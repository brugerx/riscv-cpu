==> flow/design.v <==
module RegisterFile(
  input         clock,
  input         reset,
  output [31:0] io_out_A,
  output [31:0] io_out_B,
  input  [3:0]  io_sel_A,
  input  [3:0]  io_sel_B,
  input         io_writeEnable,
  input  [31:0] io_writeData,
  input  [3:0]  io_writeSelect
);
  reg [31:0] registers_3;  
  reg [31:0] registers_4;  
  reg [31:0] registers_5;  
  reg [31:0] registers_6;  
  reg [31:0] registers_7;  
  reg [31:0] registers_8;  
  reg [31:0] registers_9;  
  reg [31:0] registers_10;  
  reg [31:0] registers_11;  
  reg [31:0] registers_12;  
  reg [31:0] registers_13;  
  reg [31:0] registers_14;  
  reg [31:0] registers_15;  
  wire [31:0] _GEN_1 = 4'h1 == io_sel_A ? 32'h13 : 32'h0;  
  wire [31:0] _GEN_2 = 4'h2 == io_sel_A ? 32'h14 : _GEN_1;  
  wire [31:0] _GEN_3 = 4'h3 == io_sel_A ? registers_3 : _GEN_2;  
  wire [31:0] _GEN_4 = 4'h4 == io_sel_A ? registers_4 : _GEN_3;  
  wire [31:0] _GEN_5 = 4'h5 == io_sel_A ? registers_5 : _GEN_4;  
  wire [31:0] _GEN_6 = 4'h6 == io_sel_A ? registers_6 : _GEN_5;  
  wire [31:0] _GEN_7 = 4'h7 == io_sel_A ? registers_7 : _GEN_6;  
  wire [31:0] _GEN_8 = 4'h8 == io_sel_A ? registers_8 : _GEN_7;  
  wire [31:0] _GEN_9 = 4'h9 == io_sel_A ? registers_9 : _GEN_8;  
  wire [31:0] _GEN_10 = 4'ha == io_sel_A ? registers_10 : _GEN_9;  
  wire [31:0] _GEN_11 = 4'hb == io_sel_A ? registers_11 : _GEN_10;  
  wire [31:0] _GEN_12 = 4'hc == io_sel_A ? registers_12 : _GEN_11;  
  wire [31:0] _GEN_13 = 4'hd == io_sel_A ? registers_13 : _GEN_12;  
  wire [31:0] _GEN_14 = 4'he == io_sel_A ? registers_14 : _GEN_13;  
  wire [31:0] _GEN_17 = 4'h1 == io_sel_B ? 32'h13 : 32'h0;  
  wire [31:0] _GEN_18 = 4'h2 == io_sel_B ? 32'h14 : _GEN_17;  
  wire [31:0] _GEN_19 = 4'h3 == io_sel_B ? registers_3 : _GEN_18;  
  wire [31:0] _GEN_20 = 4'h4 == io_sel_B ? registers_4 : _GEN_19;  
  wire [31:0] _GEN_21 = 4'h5 == io_sel_B ? registers_5 : _GEN_20;  
  wire [31:0] _GEN_22 = 4'h6 == io_sel_B ? registers_6 : _GEN_21;  
  wire [31:0] _GEN_23 = 4'h7 == io_sel_B ? registers_7 : _GEN_22;  
  wire [31:0] _GEN_24 = 4'h8 == io_sel_B ? registers_8 : _GEN_23;  
  wire [31:0] _GEN_25 = 4'h9 == io_sel_B ? registers_9 : _GEN_24;  
  wire [31:0] _GEN_26 = 4'ha == io_sel_B ? registers_10 : _GEN_25;  
  wire [31:0] _GEN_27 = 4'hb == io_sel_B ? registers_11 : _GEN_26;  
  wire [31:0] _GEN_28 = 4'hc == io_sel_B ? registers_12 : _GEN_27;  
  wire [31:0] _GEN_29 = 4'hd == io_sel_B ? registers_13 : _GEN_28;  
  wire [31:0] _GEN_30 = 4'he == io_sel_B ? registers_14 : _GEN_29;  
  wire [31:0] _GEN_33 = 4'h1 == io_writeSelect ? 32'h13 : 32'h0;  
  wire [31:0] _GEN_34 = 4'h2 == io_writeSelect ? 32'h14 : _GEN_33;  
  wire [31:0] _GEN_35 = 4'h3 == io_writeSelect ? registers_3 : _GEN_34;  
  wire [31:0] _GEN_36 = 4'h4 == io_writeSelect ? registers_4 : _GEN_35;  
  wire [31:0] _GEN_37 = 4'h5 == io_writeSelect ? registers_5 : _GEN_36;  
  wire [31:0] _GEN_38 = 4'h6 == io_writeSelect ? registers_6 : _GEN_37;  
  wire [31:0] _GEN_39 = 4'h7 == io_writeSelect ? registers_7 : _GEN_38;  
  wire [31:0] _GEN_40 = 4'h8 == io_writeSelect ? registers_8 : _GEN_39;  
  wire [31:0] _GEN_41 = 4'h9 == io_writeSelect ? registers_9 : _GEN_40;  
  wire [31:0] _GEN_42 = 4'ha == io_writeSelect ? registers_10 : _GEN_41;  
  wire [31:0] _GEN_43 = 4'hb == io_writeSelect ? registers_11 : _GEN_42;  
  wire [31:0] _GEN_44 = 4'hc == io_writeSelect ? registers_12 : _GEN_43;  
  wire [31:0] _GEN_45 = 4'hd == io_writeSelect ? registers_13 : _GEN_44;  
  wire [31:0] _GEN_46 = 4'he == io_writeSelect ? registers_14 : _GEN_45;  
  wire [31:0] _GEN_47 = 4'hf == io_writeSelect ? registers_15 : _GEN_46;  
  wire [31:0] _T_1 = io_writeEnable ? io_writeData : _GEN_47;  
  assign io_out_A = 4'hf == io_sel_A ? registers_15 : _GEN_14;  
  assign io_out_B = 4'hf == io_sel_B ? registers_15 : _GEN_30;  
  always @(posedge clock) begin
    if (4'h3 == io_writeSelect) begin
      if (io_writeEnable) begin
        registers_3 <= io_writeData;
      end else if (4'hf == io_writeSelect) begin
        registers_3 <= registers_15;
      end else if (4'he == io_writeSelect) begin
        registers_3 <= registers_14;
      end else if (4'hd == io_writeSelect) begin
        registers_3 <= registers_13;
      end else if (4'hc == io_writeSelect) begin
        registers_3 <= registers_12;
      end else if (4'hb == io_writeSelect) begin
        registers_3 <= registers_11;
      end else if (4'ha == io_writeSelect) begin
        registers_3 <= registers_10;
      end else if (4'h9 == io_writeSelect) begin
        registers_3 <= registers_9;
      end else if (4'h8 == io_writeSelect) begin
        registers_3 <= registers_8;
      end else if (4'h7 == io_writeSelect) begin
        registers_3 <= registers_7;
      end else if (4'h6 == io_writeSelect) begin
        registers_3 <= registers_6;
      end else if (4'h5 == io_writeSelect) begin
        registers_3 <= registers_5;
      end else if (4'h4 == io_writeSelect) begin
        registers_3 <= registers_4;
      end else if (!(4'h3 == io_writeSelect)) begin
        if (4'h2 == io_writeSelect) begin
          registers_3 <= 32'h14;
        end else if (4'h1 == io_writeSelect) begin
          registers_3 <= 32'h13;
        end else begin
          registers_3 <= 32'h0;
        end
      end
    end
    if (4'h4 == io_writeSelect) begin
      if (io_writeEnable) begin
        registers_4 <= io_writeData;
      end else if (4'hf == io_writeSelect) begin
        registers_4 <= registers_15;
      end else if (4'he == io_writeSelect) begin
        registers_4 <= registers_14;
      end else if (4'hd == io_writeSelect) begin
        registers_4 <= registers_13;
      end else if (4'hc == io_writeSelect) begin
        registers_4 <= registers_12;
      end else if (4'hb == io_writeSelect) begin
        registers_4 <= registers_11;
      end else if (4'ha == io_writeSelect) begin
        registers_4 <= registers_10;
      end else if (4'h9 == io_writeSelect) begin
        registers_4 <= registers_9;
      end else if (4'h8 == io_writeSelect) begin
        registers_4 <= registers_8;
      end else if (4'h7 == io_writeSelect) begin
        registers_4 <= registers_7;
      end else if (4'h6 == io_writeSelect) begin
        registers_4 <= registers_6;
      end else if (4'h5 == io_writeSelect) begin
        registers_4 <= registers_5;
      end else if (!(4'h4 == io_writeSelect)) begin
        if (4'h3 == io_writeSelect) begin
          registers_4 <= registers_3;
        end else if (4'h2 == io_writeSelect) begin
          registers_4 <= 32'h14;
        end else if (4'h1 == io_writeSelect) begin
          registers_4 <= 32'h13;
        end else begin
          registers_4 <= 32'h0;
        end
      end
    end
    if (4'h5 == io_writeSelect) begin
      if (io_writeEnable) begin
        registers_5 <= io_writeData;
      end else if (4'hf == io_writeSelect) begin
        registers_5 <= registers_15;
      end else if (4'he == io_writeSelect) begin
        registers_5 <= registers_14;
      end else if (4'hd == io_writeSelect) begin
        registers_5 <= registers_13;
      end else if (4'hc == io_writeSelect) begin
        registers_5 <= registers_12;
      end else if (4'hb == io_writeSelect) begin
        registers_5 <= registers_11;
      end else if (4'ha == io_writeSelect) begin
        registers_5 <= registers_10;
      end else if (4'h9 == io_writeSelect) begin
        registers_5 <= registers_9;
      end else if (4'h8 == io_writeSelect) begin
        registers_5 <= registers_8;
      end else if (4'h7 == io_writeSelect) begin
        registers_5 <= registers_7;
      end else if (4'h6 == io_writeSelect) begin
        registers_5 <= registers_6;
      end else if (!(4'h5 == io_writeSelect)) begin
        if (4'h4 == io_writeSelect) begin
          registers_5 <= registers_4;
        end else if (4'h3 == io_writeSelect) begin
          registers_5 <= registers_3;
        end else if (4'h2 == io_writeSelect) begin
          registers_5 <= 32'h14;
        end else if (4'h1 == io_writeSelect) begin
          registers_5 <= 32'h13;
        end else begin
          registers_5 <= 32'h0;
        end
      end
    end
    if (4'h6 == io_writeSelect) begin
      if (io_writeEnable) begin
        registers_6 <= io_writeData;
      end else if (4'hf == io_writeSelect) begin
        registers_6 <= registers_15;
      end else if (4'he == io_writeSelect) begin
        registers_6 <= registers_14;
      end else if (4'hd == io_writeSelect) begin
        registers_6 <= registers_13;
      end else if (4'hc == io_writeSelect) begin
        registers_6 <= registers_12;
      end else if (4'hb == io_writeSelect) begin
        registers_6 <= registers_11;
      end else if (4'ha == io_writeSelect) begin
        registers_6 <= registers_10;
      end else if (4'h9 == io_writeSelect) begin
        registers_6 <= registers_9;
      end else if (4'h8 == io_writeSelect) begin
        registers_6 <= registers_8;
      end else if (4'h7 == io_writeSelect) begin
        registers_6 <= registers_7;
      end else if (!(4'h6 == io_writeSelect)) begin
        if (4'h5 == io_writeSelect) begin
          registers_6 <= registers_5;
        end else if (4'h4 == io_writeSelect) begin
          registers_6 <= registers_4;
        end else if (4'h3 == io_writeSelect) begin
          registers_6 <= registers_3;
        end else if (4'h2 == io_writeSelect) begin
          registers_6 <= 32'h14;
        end else if (4'h1 == io_writeSelect) begin
          registers_6 <= 32'h13;
        end else begin
          registers_6 <= 32'h0;
        end
      end
    end
    if (4'h7 == io_writeSelect) begin
      registers_7 <= _T_1;
    end
    if (4'h8 == io_writeSelect) begin
      registers_8 <= _T_1;
    end
    if (4'h9 == io_writeSelect) begin
      registers_9 <= _T_1;
    end
    if (4'ha == io_writeSelect) begin
      registers_10 <= _T_1;
    end
    if (4'hb == io_writeSelect) begin
      registers_11 <= _T_1;
    end
    if (4'hc == io_writeSelect) begin
      registers_12 <= _T_1;
    end
    if (4'hd == io_writeSelect) begin
      registers_13 <= _T_1;
    end
    if (4'he == io_writeSelect) begin
      registers_14 <= _T_1;
    end
    if (4'hf == io_writeSelect) begin
      registers_15 <= _T_1;
    end
  end
endmodule
* Reports on RegisterFile
The steps from the RTL of RegisterFile to its reports follow in flow order.
Line numbers count from 1 in the design file above.
Operators: Yosys type, input widths -> output width; for muxes data width and select width s.
Not given: -
- Top module :: RegisterFile
- Clock :: clock
- Library :: sky130hd
- Corner :: tt_025C_1v80

* Elaborated design
Source: Yosys, flattened and elaborated, memories not mapped. Widths are those after wreduce. Registers that Yosys merges into a memory's read port (data or address) are not register bits. Print and check cells do not count. Equal cells are merged and count once.
- Reduce/logical cells :: 8
- Muxes and demuxes :: 85
- Equal/unequal tests :: 43
** Operators by type and width (count)
- $mux 32 :: 81
- $eq 4x4->1 const A :: 24
- $eq 3x4->1 const A :: 12
- $eq 2x4->1 const A :: 5
- $mux 5 :: 4
- $reduce_bool 13->1 :: 1
- $reduce_bool 12->1 :: 1
- $reduce_bool 11->1 :: 1
- $reduce_bool 10->1 :: 1
- $eq 1x4->1 const A :: 2
- $reduce_and 2->1 :: 4
- Cells after elaboration :: 149
- Bits in registers :: 416
- Input port bits :: 47
- Output and inout bits :: 64

* Logic depth
Longest topological path by Yosys (ltp), each cell counted once; first at word level (registers and memories cut), then after technology mapping (sequential cells cut; the memories' decode and read muxes count).
- Depth after elaboration :: 16
- ABC_AREA :: 0
- Mapped depth :: 9
- Gate-level depth less buffers :: 5

* Netlist
Yosys stat after the flow's synthesis: flattened, memories mapped to cells. It holds for the ABC_AREA given above (unset counts as 0); a run with the other value may have another netlist.
The area totals of this step are shown rounded.
- Chip area (Yosys) :: 28000 µm²
- Area of sequential cells :: 12500 µm²
- Cells in the netlist :: 2932
- Buffer cells :: 283
- Flip-flop cells :: 416
** Cell types
- sky130_fd_sc_hd__edfxtp_1 :: count 416, total area 1.25E+04 µm²
- sky130_fd_sc_hd__a21oi_1 :: count 305, total area 1.53E+03 µm²
- sky130_fd_sc_hd__o21ai_0 :: count 220, total area 1.1E+03 µm²
- sky130_fd_sc_hd__mux2i_1 :: count 101, total area 1010.97 µm²
- sky130_fd_sc_hd__nor2_1 :: count 237, total area 889.603 µm²
- sky130_fd_sc_hd__nand2_1 :: count 228, total area 855.821 µm²
- sky130_fd_sc_hd__nand3b_1 :: count 106, total area 795.763 µm²
- sky130_fd_sc_hd__a22oi_1 :: count 92, total area 690.662 µm²
- sky130_fd_sc_hd__buf_2 :: count 129, total area 645.619 µm²
- sky130_fd_sc_hd__mux4_2 :: count 25, total area 563.04 µm²
- sky130_fd_sc_hd__a21o_1 :: count 66, total area 495.475 µm²
- sky130_fd_sc_hd__mux2_2 :: count 38, total area 427.91 µm²
- sky130_fd_sc_hd__clkbuf_1 :: count 103, total area 386.621 µm²
- sky130_fd_sc_hd__o21ai_1 :: count 76, total area 380.365 µm²
- sky130_fd_sc_hd__o22ai_1 :: count 59, total area 369.104 µm²
- sky130_fd_sc_hd__o311a_1 :: count 31, total area 310.298 µm²
- sky130_fd_sc_hd__o221ai_1 :: count 35, total area 306.544 µm²
- sky130_fd_sc_hd__a221oi_1 :: count 33, total area 289.027 µm²
Other cell types: 60; their cells: 632.

* Path before layout
OpenSTA on the mapped netlist: ideal clock, no wires. The path of least setup slack (recovery checks aside). Input and output delay are each 20% of the period. Register names are those of the netlist, which keeps one name where synthesis merged equal registers.
- Kind :: input -> register
- From :: in io_writeSelect[1]
- To :: reg registers_12[0]
- Required time :: 5.309 ns
- Launch time at the first pin :: 1.154 ns
- Setup slack :: 1.118 ns
- Buffers on the path :: 5
- External input delay :: 1.154 ns
- Arrival :: 4.190 ns
- Driving pins on the path :: 6
- Path delay :: 3.497 ns
- Clock period :: 5.77 ns
- Setup time :: 0.461 ns
- Synthesis period reached :: 4.652 ns
"path delay" is the arrival time less input delay plus setup time.
"driving pins on the path" counts driving pins, that of a launching flip-flop among them; a cell with two outputs on the path counts twice.
"synthesis period reached" is the clock period less the worst setup slack; recovery checks do not enter. This is arithmetic on one report: input and output delays are still those of the set period (20% each).
Between the ends stands the longest chain of elaborated cells between them, by number of cells; it is not shown to be the way that was timed. Of several equally long chains one is given.
A line is the first line of the expression or statement that the cell stems from. Yosys adds cells for indexed reads and writes and turns some case tables into memories.
Only ways into the end's enable, where the timed path ends, are counted here.
- Cells stage by stage :: sky130_fd_sc_hd__buf_4 -> sky130_fd_sc_hd__buf_4 -> sky130_fd_sc_hd__buf_4 -> sky130_fd_sc_hd__buf_2 -> sky130_fd_sc_hd__buf_2 -> sky130_fd_sc_hd__nor3_1
- Length of the longest elaborated chain :: 1
- Elaborated cells on any way between the ends :: 1
- Those cells by class :: eq/ne: 1
** Ends and longest elaborated chain, post-synthesis
- start, declared :: RTL line 10 : input  [3:0]  io_writeSelect
- $eq 4x4->1 :: RTL line 235 : if (4'hc == io_writeSelect) begin
- end, assigned :: RTL line 236 : registers_12 <= _T_1;
- end, declared :: RTL line 21 : reg [31:0] registers_12;

* Worst path after layout
From the final timing report of record 1: the path of least setup slack in the routed layout; clock arrival at registers is part of the times.
- Kind :: input -> output
- From :: in io_sel_B[1]
- To :: out io_out_B[10]
- Output delay :: 1.02 ns
- Driving pins on the path :: 8
- Arrival :: 4.01 ns
- Setup slack :: 0.05 ns
- Clock period :: 5.08 ns
- Buffers on the path :: 4
- External input delay :: 1.02 ns
- Required time :: 4.06 ns
- Launch time at the first pin :: 1.02 ns
Between the ends stands the longest chain of elaborated cells between them, by number of cells; it is not shown to be the way that was timed. Of several equally long chains one is given.
- Cells stage by stage :: sky130_fd_sc_hd__buf_4 -> sky130_fd_sc_hd__buf_4 -> sky130_fd_sc_hd__nand2b_1 -> sky130_fd_sc_hd__nor2_1 -> sky130_fd_sc_hd__a22oi_1 -> sky130_fd_sc_hd__o21ai_0 -> sky130_fd_sc_hd__buf_4 -> sky130_fd_sc_hd__clkdlybuf4s50_1
- Length of the longest elaborated chain :: 14
- Elaborated cells on any way between the ends :: 26
- RTL lines with such cells :: 13
- Those cells by class :: eq/ne: 13; mux: 13
** Ends and longest elaborated chain, after layout
- start, declared :: RTL line 7 : input  [3:0]  io_sel_B,
- $eq 2x4->1 :: RTL line 41 : wire [31:0] _GEN_19 = 4'h3 == io_sel_B ? registers_3 : _GEN_18;
- $mux 32 :: RTL line 41
- $mux 32 :: RTL line 42 : wire [31:0] _GEN_20 = 4'h4 == io_sel_B ? registers_4 : _GEN_19;
- $mux 32 :: RTL line 43 : wire [31:0] _GEN_21 = 4'h5 == io_sel_B ? registers_5 : _GEN_20;
- $mux 32 :: RTL line 44 : wire [31:0] _GEN_22 = 4'h6 == io_sel_B ? registers_6 : _GEN_21;
- $mux 32 :: RTL line 45 : wire [31:0] _GEN_23 = 4'h7 == io_sel_B ? registers_7 : _GEN_22;
- $mux 32 :: RTL line 46 : wire [31:0] _GEN_24 = 4'h8 == io_sel_B ? registers_8 : _GEN_23;
- $mux 32 :: RTL line 47 : wire [31:0] _GEN_25 = 4'h9 == io_sel_B ? registers_9 : _GEN_24;
- $mux 32 :: RTL line 48 : wire [31:0] _GEN_26 = 4'ha == io_sel_B ? registers_10 : _GEN_25;
- $mux 32 :: RTL line 49 : wire [31:0] _GEN_27 = 4'hb == io_sel_B ? registers_11 : _GEN_26;
- $mux 32 :: RTL line 50 : wire [31:0] _GEN_28 = 4'hc == io_sel_B ? registers_12 : _GEN_27;
- $mux 32 :: RTL line 51 : wire [31:0] _GEN_29 = 4'hd == io_sel_B ? registers_13 : _GEN_28;
- $mux 32 :: RTL line 52 : wire [31:0] _GEN_30 = 4'he == io_sel_B ? registers_14 : _GEN_29;
- $mux 32 :: RTL line 70 : assign io_out_B = 4'hf == io_sel_B ? registers_15 : _GEN_30;
- end, declared :: RTL line 5 : output [31:0] io_out_B,

## Implementation results

Below are 2 stored runs of the flow (Yosys, OpenROAD; platform sky130hd) on RegisterFile, each with its settings and what was measured, unordered. Constraints: input delay and output delay 20% of the set period each, output load 0.01 pF.
By "achieved clock period" is meant the clock period of the run minus its worst setup slack. This is arithmetic on one report: input and output delays are still those of the set period (20% each).
"critical path time" = time allowed to the worst setup path (clock period - input delay - output delay, where it has them) - its slack; a late launch clock adds to it, a late capture clock takes from it.
"total power of the final layout" rests on the timing tool's default activity at the inputs, not on a simulated workload.
Values from the reports are rounded here.

* Record 1
** Files
==> flow/run.sh <==
#!/bin/bash
# the make line also repeats the synthesis and layout settings of config.mk as NAME=value (left out here)
make -C /OpenROAD-flow-scripts/flow DESIGN_CONFIG=/design/flow/config.mk WORK_HOME=/design/flow/orfs CLKGATE_MAP_FILE= finish
==> flow/config.mk <==
export PLATFORM = sky130hd
export DESIGN_NAME = RegisterFile
export DESIGN_NICKNAME = RegisterFile
export VERILOG_FILES = /design/flow/design.v
export SDC_FILE = /design/flow/constraint.sdc
export NUM_CORES = 4
export LEC_CHECK = 0
export CAP_MARGIN = 20
export CORE_MARGIN = 2
export CORE_UTILIZATION = 21
export SLEW_MARGIN = 20
==> flow/constraint.sdc <==
create_clock -name core_clock -period 5.08 [get_ports {clock}]
set_input_delay 1.0160 -clock core_clock [delete_from_list [all_inputs] [get_ports {clock}]]
set_output_delay 1.0160 -clock core_clock [all_outputs]
set_load 0.01 [all_outputs]
** Results
- Area of the die :: 136000 µm²
- Total power of the final layout :: 9.65 mW
- Achieved clock period :: 5.025 ns
- Setup TNS :: 0.000 ns
- Standard-cell area after layout :: 33600 µm²
- Post-route utilization :: 0.253
- Yosys chip area after synthesis :: 28000 µm²
- Smallest setup slack :: 0.055 ns
- Smallest hold slack :: 0.713 ns
- Critical path time :: 2.99 ns
- Critical path kind :: input -> output

* Record 2
** Files
==> flow/run.sh <==
#!/bin/bash
# the make line also repeats the synthesis and layout settings of config.mk as NAME=value (left out here)
make -C /OpenROAD-flow-scripts/flow DESIGN_CONFIG=/design/flow/config.mk WORK_HOME=/design/flow/orfs CLKGATE_MAP_FILE= finish
==> flow/config.mk <==
export PLATFORM = sky130hd
export DESIGN_NAME = RegisterFile
export DESIGN_NICKNAME = RegisterFile
export VERILOG_FILES = /design/flow/design.v
export SDC_FILE = /design/flow/constraint.sdc
export NUM_CORES = 4
export LEC_CHECK = 0
export ABC_AREA = 0
export CAP_MARGIN = 20
export CORE_MARGIN = 2
export CORE_UTILIZATION = 38
export CTS_CLUSTER_DIAMETER = 57
export CTS_CLUSTER_SIZE = 68
export GPL_ROUTABILITY_DRIVEN = 1
export GPL_TIMING_DRIVEN = 0
export MAX_ROUTING_LAYER = met5
export PLACE_DENSITY = 0.76
export SLEW_MARGIN = 20
export TNS_END_PERCENT = 60
==> flow/constraint.sdc <==
create_clock -name core_clock -period 4.08 [get_ports {clock}]
set_input_delay 0.8160 -clock core_clock [delete_from_list [all_inputs] [get_ports {clock}]]
set_output_delay 0.8160 -clock core_clock [all_outputs]
set_load 0.01 [all_outputs]
** Results
- Area of the die :: 75900 µm²
- Total power of the final layout :: 13.2 mW
- Achieved clock period :: 4.289 ns
- Setup TNS :: -4.26 ns
- Standard-cell area after layout :: 34700 µm²
- Post-route utilization :: 0.475
- Yosys chip area after synthesis :: 28000 µm²
- Smallest setup slack :: -0.209 ns
- Smallest hold slack :: 0.751 ns
- Critical path time :: 3.47 ns
- Critical path kind :: input -> register
